==> flow/design.v <==
module branch_pred (
    input logic clk, rstn, branch_taken, is_branch_prev,
    input logic [31:0] epc, fpc,
    output logic pred
);
    logic [7:0] global_history;   
    logic [1:0] global_prediction;  
    logic [2:0] global_index;   
    logic [1:0] prediction_table [7:0];
    assign global_index = global_history[7:5];   
    assign global_prediction = prediction_table[global_index];
    assign pred = (global_prediction == 2'b00 || global_prediction == 2'b01) ? 1'b0 : 1'b1;
    always_ff @(posedge clk or negedge rstn) begin
        if (!rstn) begin
            global_history <= 8'b0;  
            for (int i = 0; i < 8; i++) begin
                prediction_table[i] <= 2'b11;  
            end
        end else if (is_branch_prev) begin
            global_history <= {global_history[6:0], branch_taken};  
            if (branch_taken) begin
                prediction_table[global_index] <= (prediction_table[global_index] == 2'b11) ? 2'b11 : prediction_table[global_index] + 1;
            end else begin
                prediction_table[global_index] <= (prediction_table[global_index] == 2'b00) ? 2'b00 : prediction_table[global_index] - 1;
            end
        end
    end
endmodule
module branch_target (
    input logic clk, rstn, branch_taken,
    input logic [31:0] epc,fpc,
    output logic [31:0] next_pc,
    output logic pred
);
    parameter int BTB_SIZE = 32;  
    parameter int INDEX_BITS = $clog2(BTB_SIZE);
    logic [INDEX_BITS-1:0] index;
    logic [31:0] BTB [0:BTB_SIZE-1];
	 logic BTB_valid [0:BTB_SIZE-1];
    logic [31:0] branch_target;
    logic is_branch_inst, is_branch_prev;
    branch_pred bpu(
        .clk(clk),
        .rstn(rstn),
        .branch_taken(branch_taken),
		  .is_branch_prev(is_branch_prev),
        .epc(epc),
        .fpc(fpc),
        .pred(pred)
    );
	 assign index = fpc[INDEX_BITS+1:2];
    assign branch_target = BTB[index];
	 assign is_branch_inst = BTB_valid[index];
	 assign is_branch_prev = BTB_valid[epc[INDEX_BITS+1:2]];
    assign next_pc = (pred & is_branch_inst) ? branch_target : fpc+4;
	 assign BTB[10] = (10 + 2) << 2;	 
	 assign BTB[18] = (18 - 2) << 2;
	 assign BTB_valid[10] = 1'b1;
	 assign BTB_valid[18] = 1'b1;
	 always_comb begin
		for (int i = 0; i < BTB_SIZE; i++) begin
			if (i != 10 && i != 18) begin
				BTB[i] = 32'b0;
				BTB_valid[i] = 1'b0;
			end
		end
	end
endmodule
module fetch #(
	parameter NUM_INST = 128
)(
	input logic clk, rstn, stall, 
	input logic alu_zero, prev_pred,
	input logic [2:0] branch_type,
	input logic [31:0] prev_pc, target_pc, pc_with_offset,
	output logic [64:0] fetch_dec_reg,
	output logic flush
);
	logic [31:0] pc;
	logic out_pred;
	logic [31:0] instruction;
	pccalc_pred pclogic_obj (.*);
	inst_memory #(.NUM_INST(NUM_INST)) instmem_obj (.*);
	always @(posedge clk or negedge rstn) begin
		if (~rstn) fetch_dec_reg <= 'b0;
		else if (~stall & flush) fetch_dec_reg <= 'b0;
		else if (~stall) fetch_dec_reg <= {instruction, pc, out_pred};	
	end	
endmodule
module inst_memory #(parameter NUM_INST = 128)
(
	input logic [31:0] pc,
	output logic [31:0] instruction
);
	logic [3:0][7:0] memory [0:NUM_INST-1];
	assign instruction = memory[pc >> 2];
	assign memory[0] = 32'b00000000010000000000001010010011;			 
	assign memory[1] = 32'b01000101011001111000_00110_0110111;		 
	assign memory[2] = 32'b00010010001100110000001100010011;			 
	assign memory[3] = 32'b00000000011000101010000000100011;			 
	assign memory[4] = 32'b00000000011000101010001000100011;			 
	assign memory[5] = 32'b00000000011000101010010000100011;			 
	assign memory[6] = 32'b00000011110000000000001110010011;			 
	assign memory[7] = 32'b00000000100000101101010110000011;			 
	assign memory[8] = 32'b00000000000000101101011000000011;			 
	assign memory[9] = 32'b0;													 
	assign memory[10] = 32'b0000000_01100_01011_000_10000_1100011;	 
	assign memory[11] = 32'b00000000110000101000001010010011;		 
	assign memory[12] = 32'b0000000_00101_00111_100_00101_0110011;	 
	assign memory[13]= 32'b00000000000000000000001100010011;          
	assign memory[14]= 32'b00000000001100000000000010010011;          
	assign memory[15]= 32'b00000000000000000000000110010011;          
	assign memory[16]= 32'b00000000000100011000000110010011;          
	assign memory[17] = 32'b00000000000100110000001100010011;          
	assign memory[18]= 32'b11111110000100110100110011100011;          
	assign memory[19] = 32'b00000000001100110000001100110011;          
	always_comb begin
		for (int i = 20; i < NUM_INST; i++) memory[i] = 32'b0;
	end
endmodule
module pccalc_pred (
	input logic clk, rstn, stall, prev_pred,
	input logic [31:0] prev_pc, pc_with_offset,		 
	input logic [31:0] target_pc,	 
	input logic [2:0] branch_type,
	input logic alu_zero,
	output logic [31:0] pc,		 
	output logic flush, out_pred
);
	logic [31:0] next_pc, next_pc_pred;
	logic branch_taken, pred;
	always @(posedge clk or negedge rstn) begin
		if (!rstn) begin
			pc <= 32'b0;
			out_pred <= 1'b0;
		end
		else if (~stall) begin
			pc <= next_pc;
			out_pred <= flush ? branch_taken : pred;
		end else begin
			pc <= pc;
			out_pred <= out_pred;
		end
	end
	always_comb begin
		if (!flush) 	 
			next_pc = next_pc_pred;
		else if (!branch_type || !branch_taken)  
			next_pc = prev_pc + 4;
		else if (branch_type == 3'b010) 		 
			next_pc = {target_pc[31:1], 1'b0};	 
		else												 
			next_pc = pc_with_offset;
	end
	assign branch_taken = (branch_type == 3'b001) ||
						 (branch_type == 3'b010) || 
						 (branch_type == 3'b011 && alu_zero) ||
						 (branch_type == 3'b100 && (!alu_zero)) ||
						 (branch_type == 3'b101 && (!alu_zero)) ||
						 (branch_type == 3'b110 && alu_zero); 	 
	assign flush = (branch_type) && (branch_taken ^ prev_pred);
	branch_target btu (
        .clk(clk),
        .rstn(rstn),
        .branch_taken(branch_taken),
        .epc(prev_pc),
        .fpc(pc),
        .pred(pred),
		  .next_pc(next_pc_pred)
    );
endmodule
== From RTL to reports: fetch ==
What the tools print for fetch, step after step.
Line numbers count from 1 in the design file above.
Operators: Yosys type, input widths -> output width; for muxes data width and select width s.
Cell names lack the library's common part.
A cell with - has no value.

* Design top: fetch
* Clock input: clk
* Cell library: sky130hd
* Corner: tt_025C_1v80

== Word-level counts ==
Counts by Yosys on the flattened word-level netlist (proc, flatten, opt, wreduce). Print and check cells are left out. Cells with the same type and inputs are merged into one.

* Bits in registers: 122
* Output and inout bits: 66

* $add $sub $neg: 4
* Eq/ne operators: 205
* Multiplexer cells: 43
* Bitwise operators: 4
* Reductions and logical operators: 34

{| class="wikitable"
|+ Operators with widths
! cell !! count
|-
| $pmux 32 s20 || 1
|-
| $eq 7x7->1 const B || 64
|-
| $eq 7x6->1 const B || 32
|-
| $eq 5x5->1 const B || 32
|-
| $mux 65 || 2
|-
| $mux 32 || 4
|-
| $eq 7x5->1 const B || 16
|-
| $reduce_or 109->1 || 1
|-
| $pmux 32 s3 || 1
|-
| $eq 5x4->1 const B || 16
|-
| $add 32x3->32 const B || 2
|-
| $reduce_or 30->1 || 2
|-
| $mux 2 || 30
|-
| $eq 7x4->1 const B || 8
|-
| $eq 5x3->1 const B || 8
|-
| $eq 7x3->1 const B || 4
|-
| $eq 3x3->1 const B || 7
|-
| $eq 5x2->1 const B || 4
|-
| $reduce_and 2->1 || 8
|-
| $pmux 2 s8 || 1
|-
| $eq 7x2->1 const B || 2
|-
| $eq 3x2->1 const B || 4
|-
| $eq 5x1->1 const B || 2
|-
| $logic_not 5->1 || 2
|-
| $logic_or 1x1->1 || 7
|-
| $eq 7x1->1 const B || 1
|-
| $logic_not 7->1 || 1
|-
| $eq 3x1->1 const B || 2
|}

Not listed: further kinds 16, cells in them 26.

== Depth ==
Longest topological path by Yosys (ltp), each cell counted once; first at word level (registers and memories cut), then after technology mapping (sequential cells cut; the memories' decode and read muxes count).

* Depth after elaboration: 12
* ABC_AREA: 1
* Depth in mapped cells: 15
* Depth with buffers taken out: 14

== Mapped cells and area ==
The flow's flattened synthesis, as Yosys stat reports it; memories are mapped. The netlist is that of the ABC_AREA named above (0 if unset); the other value can give another one.
Totals and module areas in this step are rounded.

{| class="wikitable"
|+ Cells by type
! cell !! count
|-
| dfrtp_1 || 99
|-
| nand2_1 || 388
|-
| nand3_1 || 100
|-
| nor2_1 || 125
|-
| dfstp_2 || 16
|-
| inv_1 || 99
|-
| o21ai_0 || 63
|-
| xor2_1 || 25
|-
| a21oi_1 || 39
|-
| nand4_1 || 27
|-
| ha_1 || 11
|-
| nor3_1 || 26
|-
| mux2_2 || 11
|-
| nand3_2 || 10
|-
| buf_4 || 11
|-
| a22o_1 || 9
|-
| clkbuf_1 || 20
|-
| nand3b_1 || 9
|}

Other cell types: 35; their cells: 109.

* Cell count: 1197
* Synthesis area: 8187 um^2
* Sequential area: 2898 um^2
* Flip-flops: 115
* Buffer cells: 51

== Path before layout ==
OpenSTA on the mapped netlist: ideal clock, no wires. The path of least setup slack (recovery checks aside). Input and output delay are each 20% of the period. Register names are those of the netlist, which keeps one name where synthesis merged equal registers.

* Path kind: input-to-reg
* Start point: in prev_pc[2]
* End point: reg pclogic_obj.btu.bpu.prediction_table[6][1]
* Period: 3.3 ns
* Input delay: 0.660 ns
* Library setup time: 0.079 ns
* Time at the first pin: 0.660 ns
* Arrival: 2.086 ns
* Data required time: 3.221 ns
* Path slack: 1.136 ns
* Delay of the path: 1.505 ns
* Stages: 10
* Buffers on the path: 1
* Synthesis period reached: 2.164 ns

"delay of the path" = arrival - input delay + setup time.
"stages": output pins that drive a net of the path, with the launching flip-flop's if there is one; two outputs of one cell count as two.
"synthesis period reached" is the clock period less the worst setup slack; recovery checks do not enter. This is arithmetic on one report: input and output delays are still those of the set period (20% each).
The rows between start and end are the longest chain of elaborated cells between them; the timing report does not say that the signal goes this way. Where chains are equally long, one stands for them.
Each line given opens the expression or statement behind the cell; cells for indexed reads and writes are added by Yosys, which also makes memories of some case tables.
A register here has more assigning lines than the two given.

* Path through: ha_1 > inv_1 > nor2_1 > ha_1 > nor4_1 > nand3_1 > clkbuf_1 > nor2_1 > nand3_1 > o21ai_0
* Cells in the longest elaborated chain: 8
* Elaborated cells between the ends (all ways): 47
* RTL lines with such cells: 5
* Those cells by class: add/sub (2); eq/ne (32); mux (8); reduce/logical (5)

{| class="wikitable"
|+ Ends and longest elaborated chain, post-synthesis
! element !! line !! RTL
|-
| start: declaration || 75 ||
|-
| $eq 5x5->1 || 54 || <nowiki>assign is_branch_prev = BTB_valid[epc[INDEX_BITS+1:2]];</nowiki>
|-
| $reduce_or 30->1 || - ||
|-
| $pmux 1 s2 || 54 ||
|-
| $mux 2 || 19 || <nowiki>end else if (is_branch_prev) begin</nowiki>
|-
| $sub 2x1->2 || 24 || <nowiki>prediction_table[global_index] <= (prediction_table[global_index] == 2'b00) ? 2'b00 : prediction_table[global_ ...</nowiki>
|-
| $mux 2 (2 in a row) || 24 ||
|-
| $mux 2 || 21 || <nowiki>if (branch_taken) begin</nowiki>
|-
| end: assignment || 22 || <nowiki>prediction_table[global_index] <= (prediction_table[global_index] == 2'b11) ? 2'b11 : prediction_table[global_ ...</nowiki>
|-
| end: assignment || 24 ||
|-
| end: declaration || 9 || <nowiki>logic [1:0] prediction_table [7:0];</nowiki>
|}

== Path in the finished layout ==
From the final timing report of record 1: the path of least setup slack in the routed layout; clock arrival at registers is part of the times.

* Path kind: reg-to-reg
* Start point: reg pclogic_obj.pc[3]
* End point: reg pclogic_obj.pc[29]
* Period: 1.73 ns
* Library setup time: 0.10 ns
* Time at the first pin: 0.43 ns
* Arrival: 2.46 ns
* Data required time: 2.06 ns
* Path slack: -0.41 ns
* Stages: 15
* Buffers on the path: 2

The rows between start and end are the longest chain of elaborated cells between them; the timing report does not say that the signal goes this way. Where chains are equally long, one stands for them.
A register here has more assigning lines than the two given.

* Path through: dfrtp_2 > inv_4 > ha_4 > nand3_1 > nand2_1 > nor2_2 > nand3_2 > nor2_4 > nand3_4 > buf_6 > buf_16 > nand3b_1 > nand2_1 > nand2_1 > nand2_1
* Cells in the longest elaborated chain: 6
* Elaborated cells between the ends (all ways): 40
* Those cells by class: add/sub (1); eq/ne (31); mux (4); logic (1); reduce/logical (3)

{| class="wikitable"
|+ Ends and longest elaborated chain, after layout
! element !! line !! RTL
|-
| start: declaration || 127 || <nowiki>output logic [31:0] pc,</nowiki>
|-
| start: assignment || 138 || <nowiki>pc <= next_pc;</nowiki>
|-
| start: assignment || 141 || <nowiki>pc <= pc;</nowiki>
|-
| $eq 5x5->1 || 53 || <nowiki>assign is_branch_inst = BTB_valid[index];</nowiki>
|-
| $reduce_or 30->1 || - ||
|-
| $pmux 1 s2 || 53 ||
|-
| $and 1x1->1 || 55 ||
|-
| $mux 32 || 55 ||
|-
| $mux 32 || 146 || <nowiki>if (!flush)</nowiki>
|-
| end: assignment || 138 ||
|-
| end: assignment || 141 ||
|-
| end: declaration || 127 ||
|}

Subject: fetch on sky130hd, stored results

Hello all,

Module fetch, platform sky130hd: 2 stored runs of the flow (Yosys, OpenROAD) with differing settings, in no particular order. Input and output delays are each 20% of the period that was set; the output load is 0.01 pF.
"achieved period" = clock period - worst setup slack. The figure is calculated, with input and output delays left at 20% of the set period.
"power consumption" is the tool's figure for a default switching activity; nothing was simulated.
The results are shown rounded.

=== Record 1 ===
{| class="wikitable"
! Setting !! Value
|-
| period_ns || 1.73
|-
| CORE_UTILIZATION || 15
|-
| SETUP_SLACK_MARGIN || 0.39
|-
| PLACE_DENSITY_LB_ADDON || 0.2
|-
| HOLD_SLACK_MARGIN || 0.09
|-
| TNS_END_PERCENT || 95
|-
| ABC_AREA || 1
|-
| MAX_ROUTING_LAYER || met5
|-
| CAP_MARGIN || 20
|-
| CORE_MARGIN || 2
|-
| SLEW_MARGIN || 20
|-
! Result !! Value
|-
| Mapped cell area after synthesis || 8187 um^2
|-
| Die outline area || 56460 um^2
|-
| Std-cell area (final layout) || 15840 um^2
|-
| Utilization after layout || 0.294
|-
| Smallest setup slack || -0.405 ns
|-
| Setup TNS || -13.08 ns
|-
| Power consumption || 19.19 mW
|-
| Achieved period || 2.135 ns
|}

=== Record 2 ===
{| class="wikitable"
! Setting !! Value
|-
| period_ns || 2.78
|-
| CORE_UTILIZATION || 33
|-
| PLACE_DENSITY_LB_ADDON || 0.02
|-
| CORE_MARGIN || 7
|-
| CELL_PAD_IN_SITES_GLOBAL_PLACEMENT || 0
|-
| TNS_END_PERCENT || 70
|-
| GPL_TIMING_DRIVEN || 0
|-
| CTS_CLUSTER_SIZE || 12
|-
| CAP_MARGIN || 0
|-
| SLEW_MARGIN || 25
|-
| MAX_ROUTING_LAYER || met5
|-
! Result !! Value
|-
| Mapped cell area after synthesis || 7634 um^2
|-
| Die outline area || 27590 um^2
|-
| Std-cell area (final layout) || 10490 um^2
|-
| Utilization after layout || 0.463
|-
| Smallest setup slack || 0.073 ns
|-
| Setup TNS || 0.000 ns
|-
| Power consumption || 8.863 mW
|-
| Achieved period || 2.707 ns
|}

Thanks
