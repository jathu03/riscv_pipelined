==> flow/design.v <==
module controller #(parameter CTRL_SIZE = 21)(
	input logic clk, rstn, ex_no_stay,	 
	input logic [31:0] instruction,
	output logic [CTRL_SIZE-1:0] ctrl_signals
);
	localparam W_I = 9;	 
	localparam W_C = CTRL_SIZE + 9;	 
	logic [2**W_I-1:0][0:W_C-1] control_store;
	logic [8:0] ctrl_addr;
	logic [6:0] opcode;
	logic [2:0] func3;
	assign opcode = instruction[6:0];
	assign func3 = instruction[14:12];
	assign ctrl_addr[8:4] = instruction[6:2];
	always_comb begin
		if (opcode == 7'b0110011 ||	
			(opcode == 7'b0010011 && func3 == 3'b101))
			ctrl_addr[0] = instruction[30];
		else
			ctrl_addr[0] = 1'b0;
		if (opcode == 7'b0110011 ||
			 opcode == 7'b0010011 ||
			 opcode == 7'b0000011 ||
		    opcode == 7'b1100111 ||
			 opcode == 7'b0100011 ||
			 opcode == 7'b1100011 )
			ctrl_addr[3:1] = func3;
		else
			ctrl_addr[3:1] = 3'b0;
	end
	logic stay;
	logic [8:0] next_addr;
	logic [W_C-1:0] cur_ctrl;
	always @(posedge clk or negedge rstn) begin
		if (!rstn) begin
			stay <= 1'b0;
			next_addr <= 9'b0;
		end else begin
			stay <= (cur_ctrl[12] & (~ex_no_stay));
			next_addr <= cur_ctrl[8:0];
		end
	end
	assign cur_ctrl = stay? control_store[next_addr] : control_store[ctrl_addr];
	assign ctrl_signals = instruction? cur_ctrl[W_C-1:9] : {CTRL_SIZE{1'b0}};		 
	assign control_store[9'b011000000] = {1'b1,	4'b0000,	1'b0,	1'b0,	1'b0,	1'b0,	2'b00,	1'b0,	2'b00,	3'b000,	1'b0,	1'b0,	1'b0,	1'b0,	9'b000000000};  
	assign control_store[9'b011000001] = {1'b1,	4'b0001,	1'b0,	1'b0,	1'b0,	1'b0,	2'b00,	1'b0,	2'b00,	3'b000,	1'b0,	1'b0,	1'b0,	1'b0,	9'b000000000};  
	assign control_store[9'b011000010] = {1'b1,	4'b0010,	1'b0,	1'b0,	1'b0,	1'b0,	2'b00,	1'b0,	2'b00,	3'b000,	1'b0,	1'b0,	1'b0,	1'b0,	9'b000000000};  
	assign control_store[9'b011000100] = {1'b1,	4'b1000,	1'b0,	1'b0,	1'b0,	1'b0,	2'b00,	1'b0,	2'b00,	3'b000,	1'b0,	1'b0,	1'b0,	1'b0,	9'b000000000};  
	assign control_store[9'b011000110] = {1'b1,	4'b1001,	1'b0,	1'b0,	1'b0,	1'b0,	2'b00,	1'b0,	2'b00,	3'b000,	1'b0,	1'b0,	1'b0,	1'b0,	9'b000000000};  
	assign control_store[9'b011001000] = {1'b1,	4'b0111,	1'b0,	1'b0,	1'b0,	1'b0,	2'b00,	1'b0,	2'b00,	3'b000,	1'b0,	1'b0,	1'b0,	1'b0,	9'b000000000};  
	assign control_store[9'b011001010] = {1'b1,	4'b0011,	1'b0,	1'b0,	1'b0,	1'b0,	2'b00,	1'b0,	2'b00,	3'b000,	1'b0,	1'b0,	1'b0,	1'b0,	9'b000000000};  
	assign control_store[9'b011001011] = {1'b1,	4'b0100,	1'b0,	1'b0,	1'b0,	1'b0,	2'b00,	1'b0,	2'b00,	3'b000,	1'b0,	1'b0,	1'b0,	1'b0,	9'b000000000};  
	assign control_store[9'b011001100] = {1'b1,	4'b0110,	1'b0,	1'b0,	1'b0,	1'b0,	2'b00,	1'b0,	2'b00,	3'b000,	1'b0,	1'b0,	1'b0,	1'b0,	9'b000000000};  
	assign control_store[9'b011001110] = {1'b1,	4'b0101,	1'b0,	1'b0,	1'b0,	1'b0,	2'b00,	1'b0,	2'b00,	3'b000,	1'b0,	1'b0,	1'b0,	1'b0,	9'b000000000};  
	assign control_store[9'b011001111] = {1'b1,	4'b1100,	1'b0,	1'b0,	1'b0,	1'b0,	2'b00,	1'b0,	2'b00,	3'b000,	1'b0,	1'b0,	1'b0,	1'b0,	9'b000000000};  
	assign control_store[9'b001000000] = {1'b1,	4'b0000,	1'b1,	1'b0,	1'b0,	1'b0,	2'b00,	1'b0,	2'b00,	3'b000,	1'b0,	1'b0,	1'b0,	1'b0,	9'b000000000};  
	assign control_store[9'b001000100] = {1'b1,	4'b1000,	1'b1,	1'b0,	1'b0,	1'b0,	2'b00,	1'b0,	2'b00,	3'b000,	1'b0,	1'b0,	1'b0,	1'b0,	9'b000000000};  
	assign control_store[9'b001000110] = {1'b1,	4'b1001,	1'b1,	1'b0,	1'b0,	1'b0,	2'b00,	1'b0,	2'b00,	3'b000,	1'b0,	1'b0,	1'b0,	1'b0,	9'b000000000};  
	assign control_store[9'b001001000] = {1'b1,	4'b0111,	1'b1,	1'b0,	1'b0,	1'b0,	2'b00,	1'b0,	2'b00,	3'b000,	1'b0,	1'b0,	1'b0,	1'b0,	9'b000000000};  
	assign control_store[9'b001001100] = {1'b1,	4'b0110,	1'b1,	1'b0,	1'b0,	1'b0,	2'b00,	1'b0,	2'b00,	3'b000,	1'b0,	1'b0,	1'b0,	1'b0,	9'b000000000};  
	assign control_store[9'b001001110] = {1'b1,	4'b0101,	1'b1,	1'b0,	1'b0,	1'b0,	2'b00,	1'b0,	2'b00,	3'b000,	1'b0,	1'b0,	1'b0,	1'b0,	9'b000000000};  
	assign control_store[9'b001000010] = {1'b1,	4'b0010,	1'b1,	1'b0,	1'b0,	1'b0,	2'b00,	1'b0,	2'b00,	3'b000,	1'b0,	1'b0,	1'b0,	1'b0,	9'b000000000};  
	assign control_store[9'b001001010] = {1'b1,	4'b0011,	1'b1,	1'b0,	1'b0,	1'b0,	2'b00,	1'b0,	2'b00,	3'b000,	1'b0,	1'b0,	1'b0,	1'b0,	9'b000000000};  
	assign control_store[9'b001001011] = {1'b1,	4'b0100,	1'b1,	1'b0,	1'b0,	1'b0,	2'b00,	1'b0,	2'b00,	3'b000,	1'b0,	1'b0,	1'b0,	1'b0,	9'b000000000};  
	assign control_store[9'b011010000] = {1'b1,	4'b1011,	1'b1,	1'b0,	1'b0,	1'b0,	2'b00,	1'b0,	2'b00,	3'b000,	1'b0,	1'b0,	1'b0,	1'b0,	9'b000000000};  
	assign control_store[9'b001010000] = {1'b1,	4'b0000,	1'b1,	1'b1,	1'b0,	1'b0,	2'b00,	1'b0,	2'b00,	3'b000,	1'b0,	1'b0,	1'b0,	1'b0,	9'b000000000};  
	assign control_store[9'b000000000] = {1'b1,	4'b0000,	1'b1,	1'b0,	1'b0,	1'b1,	2'b00,	1'b0,	2'b01,	3'b000,	1'b1,	1'b0,	1'b0,	1'b0,	9'b000000001};  
	assign control_store[9'b000000010] = {1'b1,	4'b0000,	1'b1,	1'b0,	1'b0,	1'b1,	2'b01,	1'b0,	2'b01,	3'b000,	1'b1,	1'b0,	1'b0,	1'b0,	9'b000000011};  
	assign control_store[9'b000000100] = {1'b1,	4'b0000,	1'b1,	1'b0,	1'b0,	1'b1,	2'b11,	1'b0,	2'b01,	3'b000,	1'b1,	1'b0,	1'b0,	1'b0,	9'b000000101};  
	assign control_store[9'b000001000] = {1'b1,	4'b0000,	1'b1,	1'b0,	1'b0,	1'b1,	2'b00,	1'b1,	2'b01,	3'b000,	1'b1,	1'b0,	1'b0,	1'b0,	9'b000001001};  
	assign control_store[9'b000001010] = {1'b1,	4'b0000,	1'b1,	1'b0,	1'b0,	1'b1,	2'b01,	1'b1,	2'b01,	3'b000,	1'b1,	1'b0,	1'b0,	1'b0,	9'b000001011};  
	assign control_store[9'b010000000] = {1'b0,	4'b0000,	1'b1,	1'b0,	1'b1,	1'b0,	2'b00,	1'b0,	2'b00,	3'b000,	1'b1,	1'b0,	1'b0,	1'b0,	9'b010000001};  
	assign control_store[9'b010000010] = {1'b0,	4'b0000,	1'b1,	1'b0,	1'b1,	1'b0,	2'b01,	1'b0,	2'b00,	3'b000,	1'b1,	1'b0,	1'b0,	1'b0,	9'b010000011};  
	assign control_store[9'b010000100] = {1'b0,	4'b0000,	1'b1,	1'b0,	1'b1,	1'b0,	2'b11,	1'b0,	2'b00,	3'b000,	1'b1,	1'b0,	1'b0,	1'b0,	9'b010000101};  
	assign control_store[9'b110000000] = {1'b0,	4'b0001,	1'b0,	1'b0,	1'b0,	1'b0,	2'b00,	1'b0,	2'b00,	3'b011,	1'b0,	1'b0,	1'b0,	1'b0,	9'b000000000};  
	assign control_store[9'b110000010] = {1'b0,	4'b0001,	1'b0,	1'b0,	1'b0,	1'b0,	2'b00,	1'b0,	2'b00,	3'b100,	1'b0,	1'b0,	1'b0,	1'b0,	9'b000000000};  
	assign control_store[9'b110001000] = {1'b0,	4'b1000,	1'b0,	1'b0,	1'b0,	1'b0,	2'b00,	1'b0,	2'b00,	3'b101,	1'b0,	1'b0,	1'b0,	1'b0,	9'b000000000};  
	assign control_store[9'b110001010] = {1'b0,	4'b1000,	1'b0,	1'b0,	1'b0,	1'b0,	2'b00,	1'b0,	2'b00,	3'b110,	1'b0,	1'b0,	1'b0,	1'b0,	9'b000000000};  
	assign control_store[9'b110001100] = {1'b0,	4'b1001,	1'b0,	1'b0,	1'b0,	1'b0,	2'b00,	1'b0,	2'b00,	3'b101,	1'b0,	1'b0,	1'b0,	1'b0,	9'b000000000};  
	assign control_store[9'b110001110] = {1'b0,	4'b1001,	1'b0,	1'b0,	1'b0,	1'b0,	2'b00,	1'b0,	2'b00,	3'b110,	1'b0,	1'b0,	1'b0,	1'b0,	9'b000000000};  
	assign control_store[9'b110110000] = {1'b1,	4'b0000,	1'b0,	1'b0,	1'b0,	1'b0,	2'b00,	1'b0,	2'b10,	3'b001,	1'b0,	1'b0,	1'b0,	1'b0,	9'b000000000};  
	assign control_store[9'b110010000] = {1'b1,	4'b0000,	1'b1,	1'b0,	1'b0,	1'b0,	2'b00,	1'b0,	2'b10,	3'b010,	1'b0,	1'b0,	1'b0,	1'b0,	9'b000000000};  
	assign control_store[9'b000100000] = {1'b1,	4'b0000,	1'b1,	1'b0,	1'b0,	1'b1,	2'b00,	1'b1,	2'b01,	3'b000,	1'b1,	1'b0,	1'b0,	1'b1,	9'b000100001};  
	assign control_store[9'b000100001] = {1'b1,	4'b0000,	1'b1,	1'b0,	1'b0,	1'b1,	2'b00,	1'b1,	2'b01,	3'b000,	1'b1,	1'b0,	1'b0,	1'b1,	9'b000100010};  
	assign control_store[9'b000100010] = {1'b0,	4'b0000,	1'b1,	1'b0,	1'b1,	1'b0,	2'b00,	1'b0,	2'b00,	3'b000,	1'b1,	1'b1,	1'b0,	1'b1,	9'b000100011};  
	assign control_store[9'b000100011] = {1'b0,	4'b0000,	1'b1,	1'b0,	1'b1,	1'b0,	2'b00,	1'b0,	2'b00,	3'b000,	1'b1,	1'b1,	1'b1,	1'b1,	9'b000100000};  
	assign control_store[9'b000000001] = {1'b1,	4'b0000,	1'b1,	1'b0,	1'b0,	1'b1,	2'b00,	1'b0,	2'b01,	3'b000,	1'b0,	1'b0,	1'b0,	1'b0,	9'b000000000};  
	assign control_store[9'b000000011] = {1'b1,	4'b0000,	1'b1,	1'b0,	1'b0,	1'b1,	2'b01,	1'b0,	2'b01,	3'b000,	1'b0,	1'b0,	1'b0,	1'b0,	9'b000000000};  
	assign control_store[9'b000000101] = {1'b1,	4'b0000,	1'b1,	1'b0,	1'b0,	1'b1,	2'b11,	1'b0,	2'b01,	3'b000,	1'b0,	1'b0,	1'b0,	1'b0,	9'b000000000};  
	assign control_store[9'b000001001] = {1'b1,	4'b0000,	1'b1,	1'b0,	1'b0,	1'b1,	2'b00,	1'b1,	2'b01,	3'b000,	1'b0,	1'b0,	1'b0,	1'b0,	9'b000000000};  
	assign control_store[9'b000001011] = {1'b1,	4'b0000,	1'b1,	1'b0,	1'b0,	1'b1,	2'b01,	1'b1,	2'b01,	3'b000,	1'b0,	1'b0,	1'b0,	1'b0,	9'b000000000};  
	assign control_store[9'b010000001] = {1'b0,	4'b0000,	1'b1,	1'b0,	1'b1,	1'b0,	2'b00,	1'b0,	2'b00,	3'b000,	1'b0,	1'b0,	1'b0,	1'b0,	9'b000000000};  
	assign control_store[9'b010000011] = {1'b0,	4'b0000,	1'b1,	1'b0,	1'b1,	1'b0,	2'b01,	1'b0,	2'b00,	3'b000,	1'b0,	1'b0,	1'b0,	1'b0,	9'b000000000};  
	assign control_store[9'b010000101] = {1'b0,	4'b0000,	1'b1,	1'b0,	1'b1,	1'b0,	2'b11,	1'b0,	2'b00,	3'b000,	1'b0,	1'b0,	1'b0,	1'b0,	9'b000000000};  
endmodule
# Reports on controller
# Tool output for the design above, in the order of the flow.
# Line numbers count from 1 in the design file above.
# Operators: Yosys type, input widths -> output width; for muxes data width and select width s.
# Cell names lack the library's common part.
# Not given: n/a
[design]
top_module = "controller"
clock = "clk"
cell_library = "sky130hd"
lib_corner = "tt_025C_1v80"

# Elaborated design
# Yosys after proc, flatten, opt, wreduce and memory -nomap, before mapping. Enables and synchronous resets that opt folds into registers are not counted as muxes. Memory bits, and registers merged into a memory's read port (data or address), are not among the register bits. Print and check cells are not counted. Equal cells are merged and count once.
[word_totals]
reg_bits = 10
mem_bits_ro = 0
in_bits = 35
clocked_rd_ports_x_width = 0
output_inout_bits = 21
wordCells = 27
n_memories = 0
latch_bits = 0
ram_bits = 0
[classes]
n_eq = 7
n_addsub = 0
n_mux = 4
n_div = 0
bitwise = 2
mul = 2
reduce_logical = 8
cmp = 0
shift = 2
[ops]
columns = ["op", "count"]
rows = [
  ["$shiftx 15360x15->30", 2],
  ["$mul 9x4->13 const B", 2],
  ["$reduce_bool 32->1", 1],
  ["$mux 30", 1],
  ["$mux 21", 1],
  ["$eq 7x6->1 const B", 2],
  ["$eq 7x7->1 const B", 2],
  ["$eq 7x2->1 const B", 1],
  ["$eq 7x5->1 const B", 1],
  ["$logic_or 1x1->1", 6],
  ["$eq 3x3->1 const B", 1],
  ["$mux 3", 1],
  ["$and 1x1->1", 1],
  ["$logic_and 1x1->1", 1],
  ["$not 1->1", 1],
  ["$mux 1", 1],
]

# Depth
# Longest topological path by Yosys (ltp), each cell counted once; first at word level (registers and memories cut), then after technology mapping (sequential cells cut; the memories' decode and read muxes count).
[depth]
word_depth = 11
ABC_AREA = 0
ltp_mapped = 13
depth_no_buf = 10

# After synthesis
# The flow's flattened synthesis, as Yosys stat reports it; memories are mapped. The netlist is that of the ABC_AREA named above (0 if unset); the other value can give another one.
[mapped]
ffs = 7
buf_cells = 10
cell_count = 188
synth_area_mm2 = 0.0013926
seqArea_mm2 = 0.0001752
[by_type]
columns = ["cell", "count", "area_total_um2"]
rows = [
  ["dfrtp_1", 7, 175.168],
  ["ha_1", 9, 112.608],
  ["nand2_1", 20, 75.072],
  ["nor4_1", 10, 62.56],
  ["nor2_1", 16, 60.058],
  ["o21ai_0", 9, 45.043],
  ["nand2b_1", 7, 43.792],
  ["a21oi_1", 8, 40.038],
  ["nor3_1", 8, 40.038],
  ["nand3_1", 7, 35.034],
  ["and3_1", 5, 31.28],
  ["buf_8", 2, 30.029],
  ["mux2i_1", 3, 30.029],
  ["a22o_1", 3, 26.275],
  ["o32ai_1", 3, 26.275],
  ["a31oi_1", 4, 25.024],
  ["o211ai_2", 2, 25.024],
  ["a211oi_1", 3, 22.522],
]
# Not listed: further types 40, cells in them 62.

# Timing after synthesis
# Source: OpenSTA report_checks on the synthesized netlist (no wires, ideal clock, input and output delay 20% of the period each), path of least setup slack; recovery checks are left aside. Register names are those of the netlist, which keeps one name where synthesis merged equal registers.
[synth_timing]
kind = "in2out"
startpoint = "input port instruction[6]"
endpoint = "output port ctrl_signals[20]"
output_delay_ns = 1.080
t_first_pin_ns = 1.080
path_buffers = 1
input_delay_ns = 1.080
delay_ns = 2.428
t_required_ns = 4.320
setup_slack_ns = 0.812
arrival_time_ns = 3.508
tclk_ns = 5.4
path_stages = 10
period_less_setup_slack_ns = 4.588
# "delay_ns" = arrival - input delay + setup time.
# At an output port there is no setup time.
# "path_stages" counts driving pins, that of a launching flip-flop among them; a cell with two outputs on the path counts twice.
# "period_less_setup_slack_ns" = period - worst setup slack (recovery checks aside). The figure is calculated, with input and output delays left at 20% of the set period.
# Between the ends stands the longest chain of elaborated cells between them, by number of cells; it is not shown to be the way that was timed. Of several equally long chains one is given.
# A line is the first line of the expression or statement that the cell stems from. Yosys adds cells for indexed reads and writes and turns some case tables into memories.
[synth_between]
path_cell_list = "buf_2 or3_1 o41ai_1 inv_1 ha_1 nor2_1 or4_1 o32ai_1 nor3_1 o21ai_1"
elab_chain_len = 11
cone_cells = 20
classes_between = "mul (1); eq/ne (6); shift (1); mux (4); reduce/logical (8)"
[synth_lines]
columns = ["element", "line", "source"]
rows = [
  ["from (decl)", 3, "input logic [31:0] instruction,"],
  ["$eq 7x6->1", 21, "if (opcode == 7'b0110011 ||"],
  ["$logic_or 1x1->1 x5", 21, ""],
  ["$mux 3", 21, ""],
  ["$mul 9x4->13", 43, "assign cur_ctrl = stay? control_store[next_addr] : control_store[ctrl_addr];"],
  ["$shiftx 15360x15->30", 43, ""],
  ["$mux 30", 43, ""],
  ["$mux 21", 44, "assign ctrl_signals = instruction? cur_ctrl[W_C-1:9] : {CTRL_SIZE{1'b0}};"],
  ["to (decl)", 4, "output logic [CTRL_SIZE-1:0] ctrl_signals"],
]

# Worst path after layout
# Path of least setup slack in the final report of entry B (OpenROAD, finished layout, wires in). Where an end is a register, its clock arrival counts in the times.
[layout_timing]
kind = "in2out"
startpoint = "input port instruction[3]"
endpoint = "output port ctrl_signals[15]"
arrival_time_ns = 4.13
input_delay_ns = 1.08
tclk_ns = 5.42
path_buffers = 2
t_first_pin_ns = 1.08
output_delay_ns = 1.08
t_required_ns = 4.34
setup_slack_ns = 0.20
path_stages = 12
# Between the ends stands the longest chain of elaborated cells between them, by number of cells; it is not shown to be the way that was timed. Of several equally long chains one is given.
[layout_between]
path_cell_list = "clkdlybuf4s50_1 and4bb_2 o21a_1 a22o_1 inv_1 ha_4 nor2_1 or4_1 o32ai_1 nor3_1 a21oi_1 clkdlybuf4s50_1"
elab_chain_len = 11
cone_cells = 20
classes_between = "mul (1); eq/ne (6); shift (1); mux (4); reduce/logical (8)"
[layout_lines]
columns = ["element", "line", "source"]
rows = [
  ["from (decl)", 3, "input logic [31:0] instruction,"],
  ["$eq 7x6->1", 21, "if (opcode == 7'b0110011 ||"],
  ["$logic_or 1x1->1 x5", 21, ""],
  ["$mux 3", 21, ""],
  ["$mul 9x4->13", 43, "assign cur_ctrl = stay? control_store[next_addr] : control_store[ctrl_addr];"],
  ["$shiftx 15360x15->30", 43, ""],
  ["$mux 30", 43, ""],
  ["$mux 21", 44, "assign ctrl_signals = instruction? cur_ctrl[W_C-1:9] : {CTRL_SIZE{1'b0}};"],
  ["to (decl)", 4, "output logic [CTRL_SIZE-1:0] ctrl_signals"],
]

# Design controller on sky130hd. What follows are 2 stored runs of the flow, each under its own settings; their order means nothing. The constraints put input and output delay at 20% of the set period each and load the outputs with 0.01 pF.
# By "period_reached_ns" is meant the clock period of the run minus its worst setup slack. This is arithmetic on one report: input and output delays are still those of the set period (20% each).
# "critical_path_time_ns" = time allowed to the worst setup path (clock period - input delay - output delay, where it has them) - its slack; a late launch clock adds to it, a late capture clock takes from it.

[[run]]
name = "entry A"
[run.settings]
period_ns = 3.39
CORE_UTILIZATION = 56
SETUP_SLACK_MARGIN = -0.02
PLACE_DENSITY_LB_ADDON = 0.09
TNS_END_PERCENT = 35
ABC_AREA = 1
GPL_TIMING_DRIVEN = 1
GPL_ROUTABILITY_DRIVEN = 0
MIN_ROUTING_LAYER = "met1"
MAX_ROUTING_LAYER = "met4"
CAP_MARGIN = 20
CORE_MARGIN = 2
SLEW_MARGIN = 20
[run.results]
outcome = "incomplete, placement halted on DPL-0038"

[[run]]
name = "entry B"
[run.settings]
period_ns = 5.42
CAP_MARGIN = 20
CORE_MARGIN = 2
CORE_UTILIZATION = 40
SLEW_MARGIN = 20
[run.results]
period_reached_ns = 5.218
ys_area_mm2 = 0.0013926
dieArea_mm2 = 0.0039696
worst_setup_slack_ns = 0.202
critical_path_time_ns = 3.05
critical_path_type = "in2out"
finalCellArea_mm2 = 0.0020908
hold_ws_ns = 0.842
setupTns_ns = 0.000
